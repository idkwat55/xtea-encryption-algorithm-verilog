==> flow/design.v <==
`default_nettype none
module xtea (
    input  wire         clk,         
    input  wire         rst_i,       
    input  wire         valid_i,     
    input  wire         en_i,        
    input  wire [ 63:0] data_i,      
    input  wire [127:0] key,         
    input  wire         decrypt_i,   
    output reg  [ 63:0] result_o,    
    output reg          valid_o,     
    output reg          busy_o       
);
  localparam reg [2:0] IDLE = 3'b000;
  localparam reg [2:0] ENC_Y = 3'b001;
  localparam reg [2:0] ENC_S = 3'b010;
  localparam reg [2:0] ENC_Z = 3'b011;
  localparam reg [2:0] DENC_Z = 3'b100;
  localparam reg [2:0] DENC_S = 3'b101;
  localparam reg [2:0] DENC_Y = 3'b110;
  localparam reg [2:0] DONE = 3'b111;
  reg [2:0] state;
  reg [31:0] k[4];
  reg [31:0] y, z, limit, sum;
  reg [31:0] delta;
  always @(posedge clk or posedge rst_i) begin : xtea
    if (rst_i) begin : reset_block
      state <= IDLE;
      valid_o <= 0;
      busy_o <= 0;
      result_o <= 0;
      delta <= 32'h9e3779b9;   
      sum <= 0;
    end else begin : xtea_core
      case (state)
        IDLE: begin
          busy_o  <= 0;
          valid_o <= 0;
          if (valid_i & en_i) begin
            k[0] <= key[127:96];   
            k[1] <= key[95:64];   
            k[2] <= key[63:32];   
            k[3] <= key[31:0];   
            y <= data_i[63:32];   
            z <= data_i[31:0];   
            busy_o <= 1;
            if (decrypt_i) begin : Encryption
              state <= DENC_Z;
              sum   <= 32'hc6ef3720;   
            end else begin : Decryption
              limit <= 32'hc6ef3720;   
              state <= ENC_Y;
              sum   <= 0;
            end
          end
        end
        ENC_Y: begin
          y <= y + ((((z << 4) ^ (z >> 5)) + z) ^ (sum + k[sum&3]));
          state <= ENC_S;
        end
        ENC_S: begin
          sum   <= sum + delta;
          state <= ENC_Z;
        end
        ENC_Z: begin
          z <= z + ((((y << 4) ^ (y >> 5)) + y) ^ (sum + k[(sum>>11)&3]));
          if (sum != limit) begin
            state <= ENC_Y;
          end else begin
            state <= DONE;
          end
        end
        DENC_Z: begin
          z <= z - ((((y << 4) ^ (y >> 5)) + y) ^ (sum + k[(sum>>11)&3]));
          state <= DENC_S;
        end
        DENC_S: begin
          sum   <= sum - delta;
          state <= DENC_Y;
        end
        DENC_Y: begin
          y <= y - ((((z << 4) ^ (z >> 5)) + z) ^ (sum + k[sum&3]));
          if (sum != 0) begin
            state <= DENC_Z;
          end else begin
            state <= DONE;
          end
        end
        DONE: begin
          valid_o <= 1;
          result_o <= {y, z};
          state <= IDLE;
        end
        default: begin
          state <= IDLE;
        end
      endcase
    end
  end
endmodule
`default_nettype none
module xtea_cores (
    input wire clk,
    input wire rst_i,
    input wire valid_i,
    input wire en_i,
    input wire [63:0] data_a_i,
    input wire [63:0] data_b_i,
    input wire [127:0] key,
    input wire decrypt_i,
    output reg [63:0] result_a_o,
    output reg [63:0] result_b_o,
    output reg valid_o,
    output reg busy_o
);
  wire [63:0] result_a_o_w, result_b_o_w;
  wire valid_o_a_w, valid_o_b_w;
  wire busy_o_a_w, busy_o_b_w;
  xtea core_1 (
      .clk(clk),
      .rst_i(rst_i),
      .valid_i(valid_i),
      .en_i(en_i),
      .data_i(data_a_i),
      .key(key),
      .decrypt_i(decrypt_i),
      .result_o(result_a_o_w),
      .valid_o(valid_o_a_w),
      .busy_o(busy_o_a_w)
  );
  xtea core_2 (
      .clk(clk),
      .rst_i(rst_i),
      .valid_i(valid_i),
      .en_i(en_i),
      .data_i(data_b_i),
      .key(key),
      .decrypt_i(decrypt_i),
      .result_o(result_b_o_w),
      .valid_o(valid_o_b_w),
      .busy_o(busy_o_b_w)
  );
  always @(busy_o_a_w or busy_o_b_w or valid_o_a_w or valid_o_b_w) begin
    valid_o <= valid_o_a_w & valid_o_b_w;
    busy_o  <= busy_o_a_w & busy_o_b_w;
  end
  always @(result_a_o_w or result_b_o_w) begin
    result_a_o <= result_a_o_w;
    result_b_o <= result_b_o_w;
  end
endmodule
### Tool chain data of xtea_cores

What the tools print for xtea_cores, step after step.
Lines are those of the file above, counted from 1.
Operators carry their Yosys type and port widths (W data, S select, Z words).
Cell names lack the library's common part.
The mark -- stands for no value.

* design top: xtea_cores
* clock: clk
* standard-cell library: sky130hd
* timing corner: tt_025C_1v80

### Elaborated design

Yosys after proc, flatten, opt, wreduce and memory -nomap, before mapping. Print and check cells are not counted. Equal cells are merged and count once.

* elaborated cells: 155
* bits of input ports: 261
* bits in registers: 586

* add/subtract/negate cells: 24
* reductions and logical operators: 28
* mux-type cells: 35
* bitwise operators: 16
* equal/unequal tests: 30

Operator list (count)
* $pmux W32 S3: 6
* $add A32 B32 Y32: 16
* $pmux W32 S4: 4
* $mux W32: 14
* $xor A32 B32 Y32: 8
* $xor A32 B27 Y32: 4
* $sub A32 B32 Y32: 4
* $add A32 B32 Y32 const B: 2
* $sub A32 B32 Y32 const B: 2
* $ne A32 B32 Y1 const B: 2
* $reduce_bool A32 Y1: 2
* $pmux W3 S8: 2
* $eq A3 B3 Y1 const B: 8
* $reduce_and A3 Y1: 6
* $reduce_bool A3 Y1: 6
* $eq A2 B2 Y1 const B: 8
* $reduce_bool A8 Y1: 2
* $eq A3 B2 Y1 const B: 4
* $mux W3: 4
* $eq A2 B1 Y1 const B: 4
* $logic_not A2 Y1: 4
* $reduce_and A2 Y1: 4
* $eq A3 B1 Y1 const B: 2
* $logic_not A3 Y1: 2
* $ne A2 B1 Y1 const B: 2
* $reduce_bool A2 Y1: 2
* $pmux W1 S2: 2
* $mux W2: 2

Other operator kinds: 3; their cells: 5.

### Longest topological paths

Depth = most cells in a row (Yosys ltp): at word level without a register or memory, in the mapped netlist without a sequential cell, where the memories' decode and read muxes count.

* depth in word-level cells: 7
* ABC_AREA: 0
* depth in mapped cells: 30

### Synthesis result

Yosys stat after the flow's synthesis: flattened, memories mapped to cells. It holds for the ABC_AREA given above (unset counts as 0); a run with the other value may have another netlist.

* flip-flops: 596
* buffer cells: 144
* cell count: 4882
* synthesis area: 49338.6 um^2

Cell types
* edfxtp_1: count 384, total area 1.15E+04 um^2
* ha_1: count 452, total area 5.66E+03 um^2
* dfrtp_1: count 210, total area 5255.04 um^2
* xnor2_1: count 379, total area 3.32E+03 um^2
* mux4_2: count 128, total area 2.88E+03 um^2
* xor2_1: count 299, total area 2.62E+03 um^2
* a21oi_1: count 451, total area 2.26E+03 um^2
* o21ai_0: count 311, total area 1.56E+03 um^2
* mux2_2: count 135, total area 1.52E+03 um^2
* a21o_1: count 200, total area 1501.44 um^2
* nand2_1: count 353, total area 1.33E+03 um^2
* nor2_1: count 281, total area 1.05E+03 um^2
* nand3_1: count 104, total area 520.499 um^2
* xnor3_1: count 21, total area 472.954 um^2
* clkbuf_1: count 120, total area 450.432 um^2
* a31oi_1: count 69, total area 431.664 um^2
* inv_1: count 115, total area 431.664 um^2
* o21a_1: count 55, total area 412.896 um^2

Other cell types: 87; their cells: 815.
The figures by module come from a second, unflattened synthesis with its own total; it is not the netlist above.

* cell total of the unflattened synthesis: 4912
* area (unflattened synthesis): 49625.1 um^2

Each row is one instance without its submodules.

Modules
* xtea: sequential area 8419.3 um^2, times used 2, cells 2455, area 24806.3 um^2
* xtea_cores: sequential area 0.0 um^2, times used 1, cells 2, area 12.5 um^2

### Worst setup path after synthesis

Source: OpenSTA report_checks on the synthesized netlist (no wires, ideal clock, input and output delay 20% of the period each), path of least setup slack; recovery checks are left aside. Register names are those of the netlist, which keeps one name where synthesis merged equal registers.

* kind: input to register
* start point: in valid_i
* end point: reg core_1.k[0][0]
* arrival time: 8.409 ns
* launch time at the first pin: 2.540 ns
* delay of the path: 6.486 ns
* setup time: 0.617 ns
* path slack: 3.674 ns
* period: 12.7 ns
* stages on the path: 4
* period reached after synthesis: 9.026 ns

"delay of the path" = arrival - input delay + setup time.
"stages on the path": output pins that drive a net of the path, with the launching flip-flop's if there is one; two outputs of one cell count as two.
"period reached after synthesis" is the clock period less the worst setup slack; recovery checks do not enter. This is arithmetic on one report: input and output delays are still those of the set period (20% each).
Between the ends stands the longest chain of elaborated cells between them, by number of cells; it is not shown to be the way that was timed. Of several equally long chains one is given.
Each line given opens the expression or statement behind the cell; cells for indexed reads and writes are added by Yosys, which also makes memories of some case tables.

* cell sequence: nand3_1 > clkbuf_1 > clkbuf_1 > nor2_1
* cells in the longest elaborated chain: 2
* elaborated cells on any way between the ends: 2
* RTL lines with such cells: 1
* those cells by class: logic: 1; reduce/logical: 1

RTL lines, path after synthesis
* start, declared: line 105 `input wire valid_i,`
* $and A1 B1 Y1: line 39 `if (valid_i & en_i) begin`
* $reduce_and A3 Y1
* end, assigned: line 40 `k[0] <= key[127:96];`
* end, declared: line 23 `reg [31:0] k[4];`

### Path in the finished layout

Path of least setup slack in the final report of stored run 1 (OpenROAD, finished layout, wires in). Where an end is a register, its clock arrival counts in the times.

* kind: register to register
* start point: reg core_1.sum[1]
* end point: reg core_1.y[30]
* stages on the path: 25
* setup time: 0.27 ns
* arrival time: 8.35 ns
* launch time at the first pin: 0.64 ns
* path slack: 2.01 ns
* period: 10.0 ns

Between the ends stands the longest chain of elaborated cells between them, by number of cells; it is not shown to be the way that was timed. Of several equally long chains one is given.
A register here has more assigning lines than the two given.

* cell sequence: dfrtp_2 > mux4_2 > ha_1 > fa_1 > nand3_1 > a21oi_1 > o21ai_0 > nand2_1 > xnor2_1 > xnor2_1 > nand3_1 > nor3_1 > a21oi_1 > xnor2_1 > ha_1 > nor2b_1 > nor3_1 > o21ai_0 > a2111oi_0 > nor2_1 > a41o_1 > or4_1 > a31oi_1 > xor2_1 > o21ai_0
* cells in the longest elaborated chain: 7
* elaborated cells on any way between the ends: 14
* those cells by class: add/sub: 4; eq/ne: 3; mux: 4; logic: 2; reduce/logical: 1

RTL lines, path post-layout
* start, declared: line 24 `reg [31:0] y, z, limit, sum;`
* start, assigned: line 62 `sum   <= sum + delta;`
* start, assigned: line 78 `sum   <= sum - delta;`
* $eq A2 B2 Y1: line 82 `y <= y - ((((z << 4) ^ (z >> 5)) + z) ^ (sum + k[sum&3]));`
* $pmux W32 S4: line 82
* $mux W32: line 35 `case (state)`
* $add A32 B32 Y32: line 82
* $xor A32 B32 Y32: line 82
* $sub A32 B32 Y32: line 82
* $pmux W32 S3: line 35
* end, assigned: line 44 `y <= data_i[63:32];`
* end, assigned: line 58 `y <= y + ((((z << 4) ^ (z >> 5)) + z) ^ (sum + k[sum&3]));`
* end, declared: line 24

Subject: xtea_cores on sky130hd, stored results

Hello all,

Stored flow runs of xtea_cores (2 of them; Yosys, OpenROAD, sky130hd). They differ in their settings and are not a sequence. Constraints: input delay and output delay 20% of the set period each, output load 0.01 pF.
By "total design power" is meant OpenSTA's value without simulated activity: inputs other than the clock are taken to toggle once in ten clock periods, and the tool carries that through the logic.

### Stored run 1

Settings: `period_ns=10.0`, `CORE_UTILIZATION=42`, `CAP_MARGIN=20`, `CORE_MARGIN=2`, `SLEW_MARGIN=20`

- Cell area after synthesis: 49338.6 um^2
- Final setup TNS: 0.000 ns
- Lowest hold slack: 0.451 ns
- Die area: 120232.0 um^2
- Total design power: 13.691 mW
- Smallest setup slack: 2.014 ns
- Utilization of the finished layout: 49.3 %

### Stored run 2

Settings: `period_ns=11.8`, `CORE_UTILIZATION=32`, `SETUP_SLACK_MARGIN=-0.54`, `PLACE_DENSITY=0.77`, `HOLD_SLACK_MARGIN=-0.06`, `CORE_MARGIN=8`, `CELL_PAD_IN_SITES_DETAIL_PLACEMENT=0`, `TNS_END_PERCENT=60`, `MIN_ROUTING_LAYER=met1`, `CAP_MARGIN=20`, `SLEW_MARGIN=20`

- Cell area after synthesis: 49338.6 um^2
- Final setup TNS: 0.000 ns
- Lowest hold slack: 0.416 ns
- Die area: 167003.0 um^2
- Total design power: 11.837 mW
- Smallest setup slack: 3.746 ns
- Utilization of the finished layout: 37.8 %

Thanks
